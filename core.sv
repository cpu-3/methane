==> flow/design.v <==
`timescale 1ns / 1ps
interface instif;
  reg lui;
  reg auipc;
  reg jal;
  reg jalr;
  reg beq;
  reg bne;
  reg blt;
  reg bge;
  reg bltu;
  reg bgeu;
  reg lb;
  reg lh;
  reg lw;
  reg lbu;
  reg lhu;
  reg sb;
  reg sh;
  reg sw;
  reg addi;
  reg slti;
  reg sltiu;
  reg xori;
  reg ori;
  reg andi;
  reg slli;
  reg srli;
  reg srai;
  reg add;
  reg sub;
  reg sll;
  reg slt;
  reg sltu;
  reg xor_;
  reg srl;
  reg sra;
  reg or_;
  reg and_;
  reg fadd;
  reg fsub;
  reg fmul;
  reg fdiv;
  reg fsw;
  reg flw;
  reg feq;
  reg flt;
  reg fle;
  reg fsgnj;
  reg fsgnjn;
  wire inval;
  assign inval = ~(lui | auipc | jal | jalr | beq | bne | blt | bge | bltu | bgeu | lb |
            lh | lw | lbu | lhu | sb | sh | sw | addi | slti | sltiu | xori | ori | 
            andi | slli | srli | srai | add | sub | sll | slt | sltu | xor_ | srl |
            sra | or_ | and_ | fadd | fsub | fmul | fdiv | fsw | flw | feq | flt | fle |
            fsgnj | fsgnjn); 
endinterface
module decoder
 (
     input wire clk,
     input rstn,
     output reg [4:0] rd,
     output reg [4:0] rs1,
     output reg [4:0] rs2,
     output reg [31:0] imm,
     instif inst,
     input reg [31:0] inst_code
 );
    wire r_type;
    wire [6:0] opcode;
    assign opcode = inst_code[6:0];
    wire [2:0] funct3;
    assign funct3 = inst_code[14:12];
    wire [6:0] funct7;
    assign funct7 = inst_code[31:25];
    assign r_type = ((inst_code[6:5] == 2'b01) || inst_code[6:5] == 2'b10) && (inst_code[4:2] == 3'b100);
    wire i_type;
    assign i_type = ((inst_code[6:5] == 2'b00) &&
                        ((inst_code[4:2] == 3'b000) ||
                         (inst_code[4:2] == 3'b100) ||
                         (inst_code[4:2] == 3'b001)))||
                    ((inst_code[6:5] == 2'b11) && (inst_code[4:2] == 3'b001));
    wire s_type;
    assign s_type = (inst_code[6:5] == 2'b01) && ((inst_code[4:2] == 3'b000) || (inst_code[4:2] == 3'b001));
    wire b_type;
    assign b_type = (inst_code[6:5] == 2'b11) && (inst_code[4:2] == 3'b000);
    wire u_type;
    assign u_type = ((inst_code[6:5] == 2'b01) || (inst_code[6:5] == 2'b00)) && (inst_code[4:2] == 3'b101);
    wire j_type;
    assign j_type = ((inst_code[6:5] == 2'b11) && (inst_code[4:2] == 3'b011));
    always @(posedge clk) begin
        rd <= (r_type | i_type | u_type | j_type) ? inst_code[11:7] : 5'd0;
        rs1 <= (r_type | i_type | s_type | b_type) ? inst_code[19:15] : 5'd0;
        rs2 <= (r_type | s_type | b_type) ? inst_code[24:20] : 5'd0;
        imm <= i_type ? {{21{inst_code[31]}}, inst_code[30:20]} :
             s_type ? {{21{inst_code[31]}}, inst_code[30:25], inst_code[11:7]} :
             b_type ? {{20{inst_code[31]}}, inst_code[7], inst_code[30:25], inst_code[11:8], 1'b0} :
             u_type ? {inst_code[31:12], 12'd0} :
             j_type ? {{12{inst_code[31]}}, inst_code[19:12], inst_code[20], inst_code[30:21], 1'b0} : 32'd0;
        inst.lui   <= opcode == 7'b0110111;
        inst.auipc <= opcode == 7'b0010111;
        inst.jal   <= opcode == 7'b1101111;
        inst.jalr  <= opcode == 7'b1100111;
        inst.beq   <= (opcode == 7'b1100011) && (funct3 == 3'b000);
        inst.bne   <= (opcode == 7'b1100011) && (funct3 == 3'b001);
        inst.blt   <= (opcode == 7'b1100011) && (funct3 == 3'b100);
        inst.bge   <= (opcode == 7'b1100011) && (funct3 == 3'b101);
        inst.bltu  <= (opcode == 7'b1100011) && (funct3 == 3'b110);
        inst.bgeu  <= (opcode == 7'b1100011) && (funct3 == 3'b111);
        inst.lb  <= (opcode == 7'b0000011) && (funct3 == 3'b000);
        inst.lh  <= (opcode == 7'b0000011) && (funct3 == 3'b001);
        inst.lw  <= (opcode == 7'b0000011) && (funct3 == 3'b010);
        inst.lbu <= (opcode == 7'b0000011) && (funct3 == 3'b100);
        inst.lhu <= (opcode == 7'b0000011) && (funct3 == 3'b101);
        inst.sb  <= (opcode == 7'b0100011) && (funct3 == 3'b000);
        inst.sh  <= (opcode == 7'b0100011) && (funct3 == 3'b001);
        inst.sw  <= (opcode == 7'b0100011) && (funct3 == 3'b010);
        inst.addi  <= (opcode == 7'b0010011) && (funct3 == 3'b000);
        inst.slti  <= (opcode == 7'b0010011) && (funct3 == 3'b010);
        inst.sltiu <= (opcode == 7'b0010011) && (funct3 == 3'b011);
        inst.xori  <= (opcode == 7'b0010011) && (funct3 == 3'b100);
        inst.ori   <= (opcode == 7'b0010011) && (funct3 == 3'b110);
        inst.andi  <= (opcode == 7'b0010011) && (funct3 == 3'b111);
        inst.slli <= (opcode == 7'b0010011) && (funct3 == 3'b001);
        inst.srli <= (opcode == 7'b0010011) && (funct3 == 3'b101) && (funct7 == 7'b0000000);
        inst.srai <= (opcode == 7'b0010011) && (funct3 == 3'b101) && (funct7 == 7'b0100000);
        inst.add  <= (opcode == 7'b0110011) && (funct3 == 3'b000) && (funct7 == 7'b0000000);
        inst.sub  <= (opcode == 7'b0110011) && (funct3 == 3'b000) && (funct7 == 7'b0100000);
        inst.sll  <= (opcode == 7'b0110011) && (funct3 == 3'b001);
        inst.slt  <= (opcode == 7'b0110011) && (funct3 == 3'b010);
        inst.sltu <= (opcode == 7'b0110011) && (funct3 == 3'b011);
        inst.xor_ <= (opcode == 7'b0110011) && (funct3 == 3'b100);
        inst.srl  <= (opcode == 7'b0110011) && (funct3 == 3'b101) && (funct7 == 7'b0000000);
        inst.sra  <= (opcode == 7'b0110011) && (funct3 == 3'b101) && (funct7 == 7'b0000000);
        inst.or_  <= (opcode == 7'b0110011) && (funct3 == 3'b110);
        inst.and_ <= (opcode == 7'b0110011) && (funct3 == 3'b111);
        inst.fadd <= (opcode == 7'b1010011) && (funct7 == 7'b0000000);
        inst.fsub <= (opcode == 7'b1010011) && (funct7 == 7'b0000100);
        inst.fmul <= (opcode == 7'b1010011) && (funct7 == 7'b0001000);
        inst.fdiv <= (opcode == 7'b1010011) && (funct7 == 7'b0001100);
        inst.feq  <= (opcode == 7'b1010011) && (funct7 == 7'b1010000) && (funct3 == 3'b010);
        inst.flt  <= (opcode == 7'b1010011) && (funct7 == 7'b1010000) && (funct3 == 3'b001);
        inst.fle  <= (opcode == 7'b1010011) && (funct7 == 7'b1010000) && (funct3 == 3'b000);
        inst.fsgnj   <= (opcode == 7'b1010011) && (funct7 == 7'b0010000) && (funct3 == 3'b000);
        inst.fsgnjn  <= (opcode == 7'b1010011) && (funct7 == 7'b0010000) && (funct3 == 3'b001);
        inst.fsw <= opcode == 7'b0100111;
        inst.flw <= opcode == 7'b0000111;
    end
endmodule
typedef enum reg [2:0] {
    s_wait, s_inst_fetch, s_inst_decode, s_inst_write, s_inst_exec, s_inst_inval, s_inst_mem
} s_inst;
typedef enum reg [4:0] {
    s_alu_add, s_alu_sub, s_alu_xor, s_alu_shl, s_alu_shr, s_alu_eq, s_alu_lts, s_alu_ltu, s_alu_or, s_alu_and
} s_alu;
module register
    (
        input wire clk,
        input wire rstn,
        input wire [4:0] rd_idx,
        input wire rd_enable,
        input wire [31:0] data,
        input wire [4:0] rs1_idx,
        output reg [31:0] rs1,
        input wire [4:0] rs2_idx,
        output reg [31:0] rs2
    );
    reg [31:0] iregs[32];
    assign rs1 = rs1_idx == 0 ? 32'd0 : iregs[rs1_idx];
    assign rs2 = rs2_idx == 0 ? 32'd0 : iregs[rs2_idx];
    assign iregs[0] = 32'd0;
    generate
        genvar i;
        for (i = 1; i < 32; i = i + 1) begin
            always @(posedge clk) begin
                if (~rstn) begin
                    iregs[i] <= 32'd0;
                end else begin 
                    if (rd_enable && i == rd_idx) begin
                        iregs[i] <=  data;
                    end
                end
            end
        end
    endgenerate
endmodule
module fregister
    (
        input wire clk,
        input wire rstn,
        input wire [4:0] rd_idx,
        input wire rd_enable,
        input wire [31:0] data,
        input wire [4:0] rs1_idx,
        output reg [31:0] rs1,
        input wire [4:0] rs2_idx,
        output reg [31:0] rs2
    );
    reg [31:0] fregs[32];
    assign rs1 = fregs[rs1_idx];
    assign rs2 = fregs[rs2_idx];
    generate
        genvar i;
        for (i = 0; i < 32; i = i + 1) begin
            always @(posedge clk) begin
                if (~rstn) begin
                    fregs[i] <= 32'd0;
                end else begin 
                    if (rd_enable && i == rd_idx) begin
                        fregs[i] <=  data;
                    end
                end
            end
        end
    endgenerate
endmodule
module alu 
 (
    input wire clk,
    input wire rstn,
    input wire [31:0] src1,
    input wire [31:0] src2,
    output reg [31:0] result,
    instif inst
 );
    always @(posedge clk) begin
        if (~rstn) begin
            result <= 32'd0;
        end else begin
            result <= (inst.add | inst.addi) ? src1 + src2 : 
                      (inst.sub)             ? src1 - src2 :
                      (inst.slti | inst.slt) ? $signed(src1) < $signed(src2) :
                      (inst.sltiu | inst.sltu) ? src1 < src2 :
                      (inst.xori | inst.xor_) ? src1 ^ src2:
                      (inst.ori | inst.or_) ? src1 | src2:
                      (inst.andi | inst.and_) ? src1 & src2:
                      (inst.slli | inst.sll) ? src1 << src2:
                      (inst.srli | inst.srl) ? src1 >> src2:
                      (inst.srai | inst.sra) ? $signed(src1) >>> $signed(src2):
                      (inst.beq) ? src1 == src2:
                      (inst.bne) ? src1 != src2:
                      (inst.blt) ? $signed(src1) < $signed(src2):
                      (inst.bge) ? $signed(src1) >= $signed(src2):
                      (inst.bltu) ? src1 < src2:
                      (inst.bgeu) ? src1 >= src2:
                      32'd0;
        end
    end 
endmodule
module core
    (
    input wire clk,
    input wire rstn,
    input reg [31:0] _instr,
    output reg [31:0] pc,
    output reg [3:0] instr_we,
    output reg [31:0] _instr_in,
    output reg [31:0] _din,
    output reg [31:0] addr,
    input reg [31:0] _dout,
    output reg [3:0]data_we,
    input wire memory_done,
    output wire load
    );
    wire [31:0] instr;
    assign instr = {_instr[7:0], _instr[15:8], _instr[23:16], _instr[31:24]};
    reg [31:0] instr_in;
    assign _instr_in = {instr_in[7:0], instr_in[15:8], instr_in[23:16], instr_in[31:24]};
    reg [31:0] din;
    assign _din = {din[7:0], din[15:8], din[23:16], din[31:24]};
    wire [31:0] dout;
    assign dout = {_dout[7:0], _dout[15:8], _dout[23:16], _dout[31:24]};
    reg [33:0] clock_counter = 34'd0;
    (* mark_debug = "true" *) wire [33:0] clock_counter_debug;
    assign clock_counter_debug = clock_counter;
    (* mark_debug = "true" *) wire [31:0] pc_debug;
    assign pc_debug = pc;
    reg [31:0] debug_status_register = 32'd0;
    reg [31:0] instruction = 32'd0;
    s_inst state = s_wait;
    reg wait_for_memory;
    reg [31:0] fregs[32];
    localparam ds_illegal_inst = 32'b1;
    localparam ds_illegal_state = 32'b10;
    instif inst();
    reg [4:0] rd;
    reg rd_enable;
    reg frd_enable;
    reg [4:0] rs1;
    reg [4:0] rs2;
    reg [31:0] imm;
    reg [31:0] src1;
    reg [31:0] src2;
    reg [31:0] fsrc1;
    reg [31:0] fsrc2;
    reg [31:0] result;
    reg [31:0] alu_result;
    reg [31:0] load_result;
    reg [31:0] fpu_result;
    wire [31:0] alu_src1;
    wire [31:0] alu_src2;
    decoder DECODER(.clk(clk), .rstn(rstn), .rd(rd), .rs1(rs1), .rs2(rs2), .imm(imm), .inst(inst), .inst_code(instr));
    register REGISTER(.clk(clk), .rstn(rstn), .rd_idx(rd), .rd_enable(rd_enable), .rs1_idx(rs1), .rs2_idx(rs2), .data(result), .rs1(src1), .rs2(src2));
    fregister FREGISTER(.clk(clk), .rstn(rstn), .rd_idx(rd), .rd_enable(frd_enable), .rs1_idx(rs1), .rs2_idx(rs2), .data(result), .rs1(fsrc1), .rs2(fsrc2));
    alu ALU(.clk(clk), .rstn(rstn), .src1(alu_src1), .src2(alu_src2), .result(alu_result), .inst(inst));
    fpu FPU(.clk(clk), .rstn(rstn), .src1(fsrc1), .src2(fsrc2), .result(fpu_result), .inst(inst));
    assign alu_src1 = src1;
    assign alu_src2 = (inst.add | inst.sub | inst.sll | inst.slt | inst.sltu | inst.xor_ | inst.srl | inst.sra  | inst.or_  | inst.and_ |
                       inst.beq | inst.bne | inst.blt | inst.bge | inst.bltu | inst.bgeu) ? src2 :
                       imm;
    reg load_r;
    assign load = load_r;
    always @(posedge clk) begin
        if (~rstn) begin 
        end else if (state == s_inst_exec) begin
            load_r <= inst.lb | inst.lh | inst.lw | inst.lbu | inst.lhu | inst.flw;
        end else begin
            load_r <= 1'b0;
        end
    end
    always @(posedge clk) begin
        if (~rstn) begin 
            result <= 32'd0;
            rd_enable <= 1'b0;
        end else if (state != s_inst_write) begin
            rd_enable <= 1'b0;
            frd_enable <= 1'b0;
        end else if (inst.lui) begin
            result <= imm;
            rd_enable <= 1'b1;
        end else if (inst.auipc) begin
            result <= pc + imm;
            rd_enable <= 1'b1;
        end else if (inst.addi | inst.slti | inst.xori | inst.ori | inst.andi | inst.slli | inst.srli | inst.srai | inst.add | inst.sub | inst.sll
                            | inst.slt | inst.sltu | inst.xor_ | inst.srl | inst.sra  | inst.or_  | inst.and_) begin
            result <= alu_result;
            rd_enable <= 1'b1;
        end else if (inst.lb | inst.lh | inst.lw | inst.lbu | inst.lhu) begin
            result <= load_result;
            rd_enable <= 1'b1;
        end else if (inst.jal | inst.jalr) begin
            result <= pc + 32'd4;
            rd_enable <= 1'b1;
        end else if (inst.feq | inst.fle | inst.flt) begin
            result <= fpu_result;
            rd_enable <= 1'b1;
        end else if (inst.fadd | inst.fsub | inst.fmul | inst.fdiv | inst.fsgnj | inst.fsgnjn) begin
            result <= fpu_result;
            frd_enable <= 1'b1;
        end else if (inst.flw) begin
            result <= load_result;
            frd_enable <= 1'b1;
        end else begin
            result <= 32'd0;
        end
    end
    always @(posedge clk) begin 
        if (~rstn) begin
            pc <= 32'd0;
        end else if (state == s_inst_write) begin
            if (inst.jalr) begin
                pc <= src1 + imm;
            end else if (inst.jal) begin
                pc <= pc + imm;
            end else if (inst.beq | inst.bne | inst.blt | inst.bge | inst.bltu | inst.bgeu) begin
                if (alu_result == 32'd0) begin
                    pc <= pc + 32'd4;
                end else begin
                    pc <= pc + imm;
                end
            end else begin
                pc <= pc + 32'd4;
            end
        end else begin
        end
    end
    assign addr = src1 + imm;   
    always @(posedge clk) begin
        if (~rstn) begin
            load_result <= 32'd0;
            din <= 32'd0;
            data_we <= 4'b0;
        end else if (state == s_inst_exec) begin
            if (inst.sb) begin
                din <= src2;
                data_we <= 4'b0001;
            end else if (inst.sh) begin
                din <= src2;
                data_we <= 4'b0011;
            end else if (inst.sw) begin
                din <= src2;
                data_we <= 4'b1111;
            end else if (inst.fsw) begin
                din <= fsrc2;
                data_we <= 4'b1111;
            end
        end else if (state == s_inst_mem) begin    
            data_we <= 4'b0000;
            if (inst.lb) begin
                load_result <= {24'd0, dout[7:0]};  
            end else if (inst.lh) begin
                load_result <= {16'd0, dout[15:0]};
            end else if (inst.lw) begin
                load_result <= dout;
            end else if (inst.flw) begin
                load_result <= dout;
            end
        end else if (state != s_inst_exec) begin
            data_we <= 4'b0000;
        end
    end
    always @(posedge clk) begin
        if (~rstn) begin
            clock_counter <= 34'd0;
            state <= s_wait;
            debug_status_register <= 34'b0;
            instr_we <= 1'd0;
            wait_for_memory <= 1'b0;
        end else begin
            if (inst.inval) begin
                state <= s_inst_inval;
            end else if (state == s_wait) begin
                state <= s_inst_fetch;
            end else if (state == s_inst_fetch) begin
                 clock_counter <= clock_counter + 34'd1;
                state <= s_inst_decode;
            end else if (state == s_inst_decode) begin
                state <= s_inst_exec;
            end else if (state == s_inst_exec) begin
                if (inst.lb | inst.lh | inst.lw | inst.sb | inst.sh | inst.sw | inst.flw | inst.fsw) begin
                    state <= s_inst_mem;
                end else begin
                    state <= s_inst_write;
                end
            end else if (state == s_inst_mem) begin
                if (wait_for_memory) begin
                    if (memory_done) begin
                        wait_for_memory <= 1'b0;
                        state <= s_inst_write;
                    end
                end else begin
                    wait_for_memory <= 1'b1;
                end
            end else if (state == s_inst_write) begin
                state <= s_inst_fetch;
            end else begin
                debug_status_register <= debug_status_register | ds_illegal_state;
            end
        end
    end
endmodule
## From RTL to reports: register

Tool output for the design above, in the order of the flow.
Line numbers count from 1 in the design file above.
Cell names lack the library's common part.
Not given: -

- Top: register
- Clock: clk
- Library: sky130hd
- Library corner: tt_025C_1v80

## Word level

Counts by Yosys on the flattened word-level netlist (proc, flatten, opt, wreduce). Print and check cells are left out. Cells with the same type and inputs are merged into one.

- Memory bits (writable): 0
- Cells after elaboration: 161
- ROM bits: 0
- Clocked read ports x word width: 0
- Memories: 0
- Latch bits: 0
- Bits in registers: 992

- Divide/modulo/power cells: 0
- Muxes and demuxes: 4
- Add/sub/neg operators: 0
- Magnitude comparators: 0
- Reduce/logical cells: 33
- Eq/ne operators: 93
- Shifts and indexed selects: 0
- Multiply operators: 0
- Bitwise logic cells: 0

Operator list:

| operator | count |
|---|---|
| 32-bit parallel mux with 31-bit select | 2 |
| 5-bit == test with constant B | 32 |
| 5-bit by 4-bit == test with 1-bit output with constant B | 16 |
| 5-bit == test with constant A | 16 |
| 32-bit two-way mux | 2 |
| 4-bit by 5-bit == test with 1-bit output with constant A | 8 |
| 5-bit by 3-bit == test with 1-bit output with constant B | 8 |
| 1-bit logical AND | 31 |
| 3-bit by 5-bit == test with 1-bit output with constant A | 4 |
| 5-bit by 2-bit == test with 1-bit output with constant B | 4 |
| 2-bit by 5-bit == test with 1-bit output with constant A | 2 |
| 5-bit by 1-bit == test with 1-bit output with constant B | 2 |
| 5-bit zero test | 2 |
| 1-bit by 5-bit == test with 1-bit output with constant A | 1 |

## Logic depth

Yosys ltp: most cells in a row. Word level: on the elaborated netlist, between registers, memories and ports. Mapped: between sequential cells and ports; inverters and the memories' decode and read muxes count.

- Depth in word-level cells: 3
- ABC_AREA: 0
- Gate-level depth with buffers: 9
- Gate-level depth less buffers: 5

## Netlist

Yosys stat after the flow's synthesis: flattened, memories mapped to cells. It holds for the ABC_AREA given above (unset counts as 0); a run with the other value may have another netlist.
The area totals of this step are shown rounded.

Cells by type:

| cell type | count | area in all (um2) |
|---|---|---|
| dfxtp_1 | 992 | 1.99E+04 |
| nand2_1 | 2054 | 7.71E+03 |
| a21boi_0 | 993 | 7454.65 |
| nand3_1 | 690 | 3.45E+03 |
| a22oi_1 | 335 | 2.51E+03 |
| clkbuf_1 | 493 | 1.85E+03 |
| and3_1 | 218 | 1.36E+03 |
| nand4_1 | 204 | 1.28E+03 |
| buf_2 | 169 | 845.811 |
| a2111oi_0 | 56 | 490.47 |
| and4_1 | 50 | 437.92 |
| a22o_1 | 49 | 429.162 |
| a21oi_1 | 80 | 400.384 |
| a31oi_1 | 63 | 394.128 |
| a222oi_1 | 37 | 370.355 |
| nor4_1 | 41 | 256.496 |
| and2_1 | 33 | 206.448 |
| nor2_1 | 55 | 206.448 |

Not listed: further types 59, cells in them 310.

- Mapped flip-flops: 992
- Mapped cells: 6922
- Area of sequential cells: 0.0199 mm2
- Cell area after synthesis: 0.0519 mm2

## Timing after synthesis

Source: OpenSTA report_checks on the synthesized netlist (no wires, ideal clock, input and output delay 20% of the period each), path of least setup slack; recovery checks are left aside. Register names are those of the netlist, which keeps one name where synthesis merged equal registers.

- Path type: input-to-output
- Start: input rs2_idx[2]
- End: output rs2[6]
- Data required time: 3376 ps
- Launch time at the first pin: 844 ps
- Stages: 8
- External output delay: 844 ps
- Delay of the path: 1540 ps
- Setup slack: 992 ps
- Path buffers: 3
- Clock period: 4220 ps
- External input delay: 844 ps
- Arrival: 2384 ps
- Synthesis period reached: 3228 ps

"delay of the path" is the arrival time less input delay plus setup time.
At an output port there is no setup time.
"stages": output pins that drive a net of the path, with the launching flip-flop's if there is one; two outputs of one cell count as two.
"synthesis period reached" = period - worst setup slack (recovery checks aside). The figure is calculated, with input and output delays left at 20% of the set period.
Between the ends stands the longest chain of elaborated cells between them, by number of cells; it is not shown to be the way that was timed. Of several equally long chains one is given.
Each line given opens the expression or statement behind the cell; cells for indexed reads and writes are added by Yosys, which also makes memories of some case tables.

- Cell sequence: buf_4 buf_6 or2_1 nor3_4 buf_2 a22oi_1 and3_1 a31oi_1
- Length of the longest elaborated chain: 3
- Elaborated cells between the ends (all ways): 34
- RTL lines with such cells: 1
- Those cells by class: eq/ne (31); mux (2); reduce/logical (1)

Ends and longest elaborated chain, after synthesis:

| item | RTL line | RTL |
|---|---|---|
| start, declared | 165 | `input wire [4:0] rs2_idx,` |
| 5-bit == test | 170 | `assign rs2 = rs2_idx == 0 ? 32'd0 : iregs[rs2_idx];` |
| 32-bit parallel mux with 31-bit select | 170 |  |
| 32-bit two-way mux | 170 |  |
| end, declared | 166 | `output reg [31:0] rs2` |

## Timing after layout

Path of least setup slack in the final report of run 1 (OpenROAD, finished layout, wires in). Where an end is a register, its clock arrival counts in the times.
The path's times are printed in steps of 10 ps; the period is the one set.

- Path type: input-to-output
- Start: input rs2_idx[0]
- End: output rs2[19]
- Setup slack: -990 ps
- Launch time at the first pin: 430 ps
- External input delay: 430 ps
- Clock period: 2170 ps
- Arrival: 2720 ps
- Stages: 11
- Path buffers: 6
- Data required time: 1740 ps
- External output delay: 430 ps

Between the ends stands the longest chain of elaborated cells between them, by number of cells; it is not shown to be the way that was timed. Of several equally long chains one is given.

- Cell sequence: buf_12 buf_12 buf_12 nand2b_4 buf_6 nor3_4 buf_12 a222oi_1 and3_1 a31oi_4 buf_2
- Length of the longest elaborated chain: 3
- Elaborated cells between the ends (all ways): 34
- RTL lines with such cells: 1
- Those cells by class: eq/ne (31); mux (2); reduce/logical (1)

Ends and longest elaborated chain, post-layout:

| item | RTL line | RTL |
|---|---|---|
| start, declared | 165 | `input wire [4:0] rs2_idx,` |
| 5-bit == test | 170 | `assign rs2 = rs2_idx == 0 ? 32'd0 : iregs[rs2_idx];` |
| 32-bit parallel mux with 31-bit select | 170 |  |
| 32-bit two-way mux | 170 |  |
| end, declared | 166 | `output reg [31:0] rs2` |

Top module register; platform sky130hd; tools Yosys and OpenROAD; 2 stored runs in no particular order. Input and output delays are each 20% of the period that was set; the output load is 0.01 pF.
"clock period reached" = clock period - worst setup slack. The figure is calculated, with input and output delays left at 20% of the set period.
"critical path time": the worst setup path's part of the clock period (all of it between registers, 20% less for each end at a port) less its slack. A launch clock that arrives late makes it longer, a capture clock that arrives late makes it shorter.
"critical path time" is known to 10 ps.
Values from the reports are rounded here.

### Run 1

Settings: `period_ns=2.17`, `CAP_MARGIN=20`, `CORE_MARGIN=2`, `CORE_UTILIZATION=40`, `SLEW_MARGIN=20`

- Clock period reached: 3157 ps
- Setup slack of the worst path: -987 ps
- Full die area: 0.133 mm2
- Standard-cell area after routing: 0.0803 mm2
- Critical path time: 2290 ps
- Worst setup path kind: input-to-output
- Netlist area reported by Yosys: 0.0519 mm2
- Post-layout utilization: 62.1%

### Run 2

Settings: `period_ns=1.63`, `CORE_UTILIZATION=24`, `PLACE_DENSITY_LB_ADDON=0.1`, `CORE_ASPECT_RATIO=1.38`, `CORE_MARGIN=10`, `CELL_PAD_IN_SITES_GLOBAL_PLACEMENT=1`, `GPL_TIMING_DRIVEN=1`, `GPL_ROUTABILITY_DRIVEN=0`, `SLEW_MARGIN=35`, `CAP_MARGIN=20`

- Full die area: 0.235 mm2
- Setup slack of the worst path: -1240 ps
- Standard-cell area after routing: 0.085 mm2
- Post-layout utilization: 39.5%
- Netlist area reported by Yosys: 0.0519 mm2
- Critical path time: 2540 ps
- Worst setup path kind: reg-to-output
- Clock period reached: 2866 ps
