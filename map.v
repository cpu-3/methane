==> flow/design.v <==
`timescale 1ns / 1ps
typedef enum reg [2:0] {
    map_uart_wait, map_uart_receive_wait, map_uart_receive, map_uart_transmit, map_uart_transmit_wait
} map_uart;
module map(
    input wire clk, 
    input wire rstn,
    output wire [7:0] led,
    output wire [31:0] din,
    output wire [31:0] addr,
    output wire [3:0] write_enable,
    input  wire [31:0] dout,
    input  wire ready,
    input  wire [7:0]r_data,
    output reg [7:0]t_data,
    output reg t_valid,
    output reg r_valid,
    input tx_done,
    input rx_done,
    input wire [31:0] c_din,
    input wire [31:0] c_addr,
    input wire [3:0] c_write_enable,
    output wire [31:0] c_dout,
    output reg done,
    input wire load
    );
    reg [31:0] din_reg;
    reg [31:0] addr_reg;
    reg [3:0] write_enable_reg;
    reg [31:0] c_dout_reg;
    reg [7:0] led_reg;
    map_uart state;
    parameter uart_rx_addr = 32'h10000;
    parameter uart_tx_addr = 32'h10004;    
    parameter led_addr = 32'h10008;
    wire is_io;
    assign is_io = ((c_addr >> 12) == 32'h10);
    wire [7:0]b_data;
    assign b_data =  c_din[31:24];
    assign led          = c_write_enable && (c_addr == led_addr) ? b_data : led_reg;
    assign addr         = is_io ? addr_reg : c_addr;
    assign write_enable = is_io ? write_enable_reg : c_write_enable;
    assign din          = is_io ? din_reg : c_din;
    assign c_dout       = is_io ? c_dout_reg : dout;
    always @(posedge clk) begin
        if (~rstn) begin
            led_reg <= 8'd0;
            addr_reg <= 32'd0;
            write_enable_reg <= 4'd0;
            c_dout_reg <= 32'd0;
            din_reg <= 32'd0;
            done <= 1'b0;
            t_valid <= 1'b0;
            r_valid <= 1'b0;
            t_data <= 8'b0;
            state <= map_uart_wait;
        end else begin
            if (state == map_uart_wait) begin
                led_reg <= led;
                addr_reg <= addr;
                write_enable_reg <= write_enable;
                din_reg <= din;
                c_dout_reg <= c_dout;
                if ((c_addr == uart_rx_addr) && load) begin
                    state <= map_uart_receive_wait;
                    done <= 1'b0;
                end else if ((c_addr == uart_tx_addr) && c_write_enable[0]) begin
                    state <= map_uart_transmit_wait;
                    done <= 1'b0;
                end else begin
                    done <= 1'b1;
                end
            end else if (state == map_uart_receive_wait) begin
                if (ready) begin
                    r_valid <= 1'b1;
                    state <= map_uart_receive;
                end
            end else if (state == map_uart_receive) begin
                r_valid <= 1'b0;
                if (rx_done) begin
                    c_dout_reg <= {r_data, 24'b0};
                    state <= map_uart_wait;
                    done <= 1'b1;
                end
            end else if (state == map_uart_transmit_wait) begin
                if (ready) begin
                    t_valid <= 1'b1;
                    state <= map_uart_transmit;
                    t_data <= b_data;
                end
            end else if (state == map_uart_transmit) begin 
                t_valid <= 1'b0;
                if (tx_done) begin
                    state <= map_uart_wait;
                    done <= 1'b1;
                end
            end
        end 
    end
endmodule
`timescale 1ns / 1ps
module map_wrapper(
    input wire clk, 
    input wire rstn,
    output wire [7:0] led,
    output wire [31:0] din,
    output wire [31:0] addr,
    output wire [3:0] write_enable,
    input  wire [31:0] dout,
    input  wire ready,
    input  wire [7:0]r_data,
    output wire [7:0]t_data,
    output wire t_valid,
    output wire r_valid,
    input tx_done,
    input rx_done,
    input wire [31:0] c_din,
    input wire [31:0] c_addr,
    input wire [3:0] c_write_enable,
    output wire [31:0] c_dout,
    output wire done,
    input wire load
    );
    map map(
        .clk(clk),
        .rstn(rstn),
        .led(led), 
        .din(din), 
        .addr(addr), 
        .write_enable(write_enable),
        .dout(dout),
        .c_din(c_din),
        .c_write_enable(c_write_enable),
        .c_dout(c_dout),
        .c_addr(c_addr),
        .done(done),
        .ready(ready),
        .r_data(r_data),
        .t_data(t_data),
        .t_valid(t_valid),
        .r_valid(r_valid),
        .tx_done(tx_done),
        .rx_done(rx_done),
        .load(load)
    );
endmodule
From RTL to reports: map_wrapper
The steps from the RTL of map_wrapper to its reports follow in flow order.
Line numbers count from 1 in the design file above.
Cell names lack the library's common part.
The mark - stands for no value.
- top: map_wrapper
- clock input: clk
- cell library: sky130hd
- timing corner: tt_025C_1v80

Elaborated design
Yosys after proc, flatten, opt, wreduce and memory -nomap, before mapping. Memory bits, and registers merged into a memory's read port (data or address), are not among the register bits. Print and check cells are not counted. Equal cells are merged and count once.
- bits of input ports: 114
- register bits at 122
- noted output and inout bits: 119
- elaborated cells: 82
- bitwise operators at 3
- equal/unequal tests: 17
- reductions and logical operators: 18
- noted multiplexer cells: 34
- operator list (cell ; number):
    2-to-1 mux 32 bit ; 7
    == test 32 x 17 -> 1 bit (second input constant) ; 3
    2-to-1 mux 3 bit ; 11
    == test 20 x 5 -> 1 bit (second input constant) ; 1
    AND reduction 5 bit ; 3
    2-to-1 mux 1 bit ; 14
    nonzero test 5 bit ; 2
    nonzero test 2 bit ; 4
    inequality test 4 x 2 -> 1 bit (second input constant) ; 2
    2-to-1 mux 8 bit ; 1
    == test 3 x 2 -> 1 bit (second input constant) ; 2
    inequality test 3 x 2 -> 1 bit (second input constant) ; 2
    AND reduction 3 bit ; 2
    nonzero test 3 bit ; 2
    AND reduction 6 bit ; 1
    inequality test 2 bit (second input constant) ; 2
    logical AND 4 x 1 -> 1 bit ; 1
    2-to-1 mux 4 bit ; 1
    inverter 1 bit ; 3
    == test 3 x 1 -> 1 bit (second input constant) ; 1
    inequality test 3 x 1 -> 1 bit (second input constant) ; 1
    == test 3 bit (second input constant) ; 1
    inequality test 3 bit (second input constant) ; 1
    zero test 3 bit ; 1
    logical AND 1 bit ; 2
    inequality test 2 x 1 -> 1 bit (second input constant) ; 1

Depth
Longest topological path by Yosys (ltp), each cell counted once; first at word level (registers and memories cut), then after technology mapping (sequential cells cut; the memories' decode and read muxes count).
- depth after elaboration: 6
- ABC_AREA at 0
- gate-level depth with buffers at 6

Synthesis result
Yosys stat after the flow's synthesis: flattened, memories mapped to cells. It holds for the ABC_AREA given above (unset counts as 0); a run with the other value may have another netlist.
- noted synthesis area: 0.0059082 sq mm
- cells in the netlist at 592
- flip-flop cells at 124
- cell types (type ; number ; area in all (sq um)):
    dfxtp_1 ; 124 ; 2.48E+03
    mux2_2 ; 83 ; 934.646
    mux2i_1 ; 65 ; 650.624
    nand2_1 ; 125 ; 469.2
    a22o_1 ; 24 ; 210.202
    a32o_1 ; 19 ; 190.182
    a21o_1 ; 20 ; 150.144
    clkbuf_1 ; 24 ; 90.086
    buf_2 ; 13 ; 65.062
    buf_4 ; 7 ; 52.55
    nor2_1 ; 14 ; 52.55
    o221ai_1 ; 6 ; 52.55
    o21ai_0 ; 9 ; 45.043
    nor4_4 ; 2 ; 42.541
    a31oi_1 ; 6 ; 37.536
    nor4_2 ; 3 ; 37.536
    nand3_1 ; 7 ; 35.034
    o32ai_4 ; 1 ; 27.526
Not listed: further types 24, cells in them 40.
By module: a second synthesis without flattening, with its own total; a netlist apart from the flattened one above.
- noted cell total of the unflattened synthesis: 600
- noted area total of the unflattened synthesis: 0.006037 sq mm
Rows give one instance, submodules left out.
- modules (module ; cells ; area (sq mm) ; seq. area (sq mm) ; times used):
    map ; 600 ; 0.006037 ; 0.0024824 ; 1
    map_wrapper ; 0 ; 0 ; 0 ; 1

Timing after synthesis
OpenSTA on the mapped netlist: ideal clock, no wires. The path of least setup slack (recovery checks aside). Input and output delay are each 20% of the period. Register names are those of the netlist, which keeps one name where synthesis merged equal registers.
- path kind: input port to output port
- start point: in c_addr[15]
- end point: out din[22]
- noted output delay: 0.532 ns
- noted required time: 2.128 ns
- noted input delay: 0.532 ns
- path slack: 0.016 ns
- time at the first pin: 0.532 ns
- delay of the path at 1.580 ns
- stages on the path: 6
- clock period: 2.66 ns
- data arrival time: 2.112 ns
- synthesis period reached at 2.644 ns
"delay of the path" is the arrival time less input delay plus setup time.
At an output port there is no setup time.
"stages on the path" counts driving pins, that of a launching flip-flop among them; a cell with two outputs on the path counts twice.
"synthesis period reached" = period - worst setup slack (recovery checks aside). The figure is calculated, with input and output delays left at 20% of the set period.
Between the ends stands the longest chain of elaborated cells between them, by number of cells; it is not shown to be the way that was timed. Of several equally long chains one is given.
Each line given opens the expression or statement behind the cell; cells for indexed reads and writes are added by Yosys, which also makes memories of some case tables.
- path through: or4_1 -> buf_2 -> nor2_1 -> buf_4 -> buf_2 -> mux2_2
- length of the longest elaborated chain at 2
- elaborated cells on any way between the ends: 2
- ends and longest elaborated chain, after synthesis (element ; line ; RTL):
    from (decl) ; 118 ; input wire [31:0] c_addr,
    == test 20 x 5 -> 1 bit ; 37 ; assign is_io = ((c_addr >> 12) == 32'h10);
    2-to-1 mux 32 bit ; 43 ; assign din          = is_io ? din_reg : c_din;
    to (decl) ; 106 ; output wire [31:0] din,

Timing after layout
From the final timing report of run A: the path of least setup slack in the routed layout; clock arrival at registers is part of the times.
- path kind: input port to output port
- start point: in c_addr[20]
- end point: out addr[2]
- noted output delay: 0.68 ns
- clock period: 3.42 ns
- noted input delay: 0.68 ns
- stages on the path: 10
- noted required time: 2.74 ns
- data arrival time: 2.66 ns
- path slack: 0.07 ns
- time at the first pin: 0.68 ns
Between the ends stands the longest chain of elaborated cells between them, by number of cells; it is not shown to be the way that was timed. Of several equally long chains one is given.
- path through: dlygate4sd2_1 -> nor4_4 -> nand4_1 -> buf_6 -> nor2_4 -> buf_12 -> buf_4 -> clkbuf_16 -> mux2_2 -> dlygate4sd2_1
- length of the longest elaborated chain at 2
- elaborated cells on any way between the ends: 2
- ends and longest elaborated chain, after layout (element ; line ; RTL):
    from (decl) ; 118 ; input wire [31:0] c_addr,
    == test 20 x 5 -> 1 bit ; 37 ; assign is_io = ((c_addr >> 12) == 32'h10);
    2-to-1 mux 32 bit ; 41 ; assign addr         = is_io ? addr_reg : c_addr;
    to (decl) ; 107 ; output wire [31:0] addr,

Lab notebook: map_wrapper

2 stored runs of map_wrapper in the flow (synthesis by Yosys, layout by OpenROAD, sky130hd cells), in arbitrary order. Constraints: input delay and output delay 20% of the set period each, output load 0.01 pF.
"period reached": clock period set for the run, less the worst setup slack. It is reckoned from that one timing run; input and output delays stay at 20% of the period that was set.
"power": no workload was simulated; the value follows from the tool's default switching activity.

Run A
Settings were period_ns = 3.42; CORE_UTILIZATION = 33; PLACE_DENSITY_LB_ADDON = 0.17; GPL_ROUTABILITY_DRIVEN = 0; CTS_CLUSTER_SIZE = 32; CTS_CLUSTER_DIAMETER = 200; SLEW_MARGIN = 35; CAP_MARGIN = 20; CORE_MARGIN = 2
- post-synthesis cell area at 0.0059082 sq mm
- worst setup slack after layout: 0.071 ns
- noted the utilization in the final report: 55.9 %
- noted the period reached: 3.349 ns
- power at 3918 uW
- smallest hold slack at 0.458 ns
- noted the full die area: 0.0189902 sq mm
- noted the post-route setup TNS: 0.000 ns

Run B
Settings were period_ns = 1.77; CORE_UTILIZATION = 47; PLACE_DENSITY_LB_ADDON = 0.14; HOLD_SLACK_MARGIN = 0.04; CORE_ASPECT_RATIO = 1.88; CELL_PAD_IN_SITES_GLOBAL_PLACEMENT = 3; CELL_PAD_IN_SITES_DETAIL_PLACEMENT = 0; GPL_TIMING_DRIVEN = 0; GPL_ROUTABILITY_DRIVEN = 0; CAP_MARGIN = 20; CORE_MARGIN = 2; SLEW_MARGIN = 20
- unfinished; error FLW-0024 in placement
